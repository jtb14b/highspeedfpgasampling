==> flow/design.v <==
`timescale 1ns / 1ps
module divider(
    input clk100,
    output clk1
);
    reg [25:0]count1 = 26'b0;
    reg clk1 = 1'b0;
    always @ (negedge(clk100)) begin
        count1 <= count1 + 26'b1;
        if (count1 >= 50000000) begin
            clk1 <= ~clk1;
            count1 <= 26'b0;
        end
    end
endmodule
module sampleCounter (
    input clk100,
    input ready,
    input clk1,
    output [15:0]sample
);
    reg [15:0]sample = 16'b0;
    reg [15:0]count2 = 16'b0;
    reg reset = 1'b0;
    reg reset_clk = 1'b0;
    always @ (negedge(ready)) begin
        if (reset == 1'b1) begin
            count2 <= 16'b0;
            reset <= 1'b0;
        end
        else begin
            count2 <= count2 + 1'b1;
        end
        if (clk1 == 1'b0 && reset_clk == 1'b1)begin
            sample <= count2;
            reset <= 1'b1;
            reset_clk <= 1'b0;
        end
        if (clk1 == 1'b1)begin
            reset_clk <= 1'b1;
        end
    end
endmodule
# Reports on sampleCounter

Tool output for the design above, in the order of the flow.
Lines are those of the file above, counted from 1.
Operators carry their Yosys type and port widths (W data, S select, Z words).
Cell names lack the library's common part.
A cell with -- has no value.

Design top: sampleCounter
Clock port: ready
Standard-cell library: sky130hd
Corner: tt_025C_1v80

# Elaborated design

Source: Yosys, flattened and elaborated, memories not mapped. Widths are those after wreduce; folded enables and synchronous resets count as part of the registers. Registers that Yosys merges into a memory's read port (data or address) are not register bits. Print and check cells do not count. Equal cells are merged and count once.

Input port bits: 3
Output and inout bits: 16
Cells after elaboration: 7
Bits in registers: 34

Bitwise logic cells: 1
Reductions and logical operators: 1
Add/subtract/negate cells: 1

Operator list:

| operator                | count |
| $add A16 B1 Y16 const B | 1 |
| $logic_and A1 B1 Y1     | 1 |
| $not A1 Y1              | 1 |

# Logic depth

Depth = most cells in a row (Yosys ltp): at word level without a register or memory, in the mapped netlist without a sequential cell, where the memories' decode and read muxes count.

Word-level depth: 2
ABC_AREA: 0
Gate-level depth with buffers: 5
Gate-level depth less buffers: 5

# Mapped cells and area

Yosys stat after the flow's synthesis: flattened, memories mapped to cells. It holds for the ABC_AREA given above (unset counts as 0); a run with the other value may have another netlist.
The area totals of this step are shown rounded.

Sequential area: 841 µm²
Flip-flops: 34
Buffer cells: 2
Cell count: 97
Cell area after synthesis: 1,230 µm²

Cells by type:

| cell     | count | area in all (µm²) |
| edfxtp_1 | 16    | 480.461 |
| dfxtp_1  | 18    | 360.346 |
| xnor2_1  | 11    | 96.342 |
| nor2_1   | 15    | 56.304 |
| nand4_2  | 3     | 37.536 |
| nor4_2   | 3     | 37.536 |
| nand3_1  | 5     | 25.024 |
| inv_1    | 6     | 22.522 |
| nor3_1   | 4     | 20.019 |
| ha_1     | 1     | 12.512 |
| nor2b_1  | 2     | 12.512 |
| nand2_1  | 3     | 11.261 |
| a21oi_1  | 2     | 10.01 |
| nor3_2   | 1     | 10.01 |
| xor2_1   | 1     | 8.758 |
| a21o_1   | 1     | 7.507 |
| clkbuf_1 | 2     | 7.507 |
| nand4_1  | 1     | 6.256 |

Other cell types: 2; their cells: 2.

Subject: sampleCounter on sky130hd, stored results

Hello all,

Measured data: module sampleCounter, platform sky130hd, 2 stored runs of the flow under differing settings, order arbitrary. Input and output delays are each 20% of the period that was set; the output load is 0.01 pF.
"total design power" rests on the timing tool's default activity at the inputs, not on a simulated workload.
Measured values are rounded.
A setting shown as - is not set for that run.
Among the results, - means that no value is shown for the run.

| setting or result                     | run 1 | run 2 |
| period_ns                             | 5.86  | 4.84  |
| CORE_UTILIZATION                      | 56    | 64    |
| SETUP_SLACK_MARGIN                    | 0.94  | -     |
| CORE_ASPECT_RATIO                     | 1.04  | -     |
| TNS_END_PERCENT                       | 10    | 55    |
| GPL_ROUTABILITY_DRIVEN                | 1     | -     |
| CTS_CLUSTER_DIAMETER                  | 373   | -     |
| SLEW_MARGIN                           | 30    | 20    |
| CAP_MARGIN                            | 20    | 20    |
| CORE_MARGIN                           | 2     | 2     |
| CELL_PAD_IN_SITES_DETAIL_PLACEMENT    | -     | 2     |
| ABC_AREA                              | -     | 0     |
| CTS_CLUSTER_SIZE                      | -     | 13    |
| MAX_ROUTING_LAYER                     | -     | met5  |
| worst setup slack after layout (ps)   | 835   | -     |
| total negative slack (ps)             | 0     | -     |
| standard-cell area after layout (µm²) | 1,580 | -     |
| synthesis area (µm²)                  | 1,230 | -     |
| utilization (%)                       | 75.2  | -     |
| total design power (µW)               | 579   | -     |
| area of the die (µm²)                 | 2,590 | -     |
| worst hold slack (ps)                 | 454   | -     |

Run 2: incomplete, placement halted on DPL-0033

Thanks
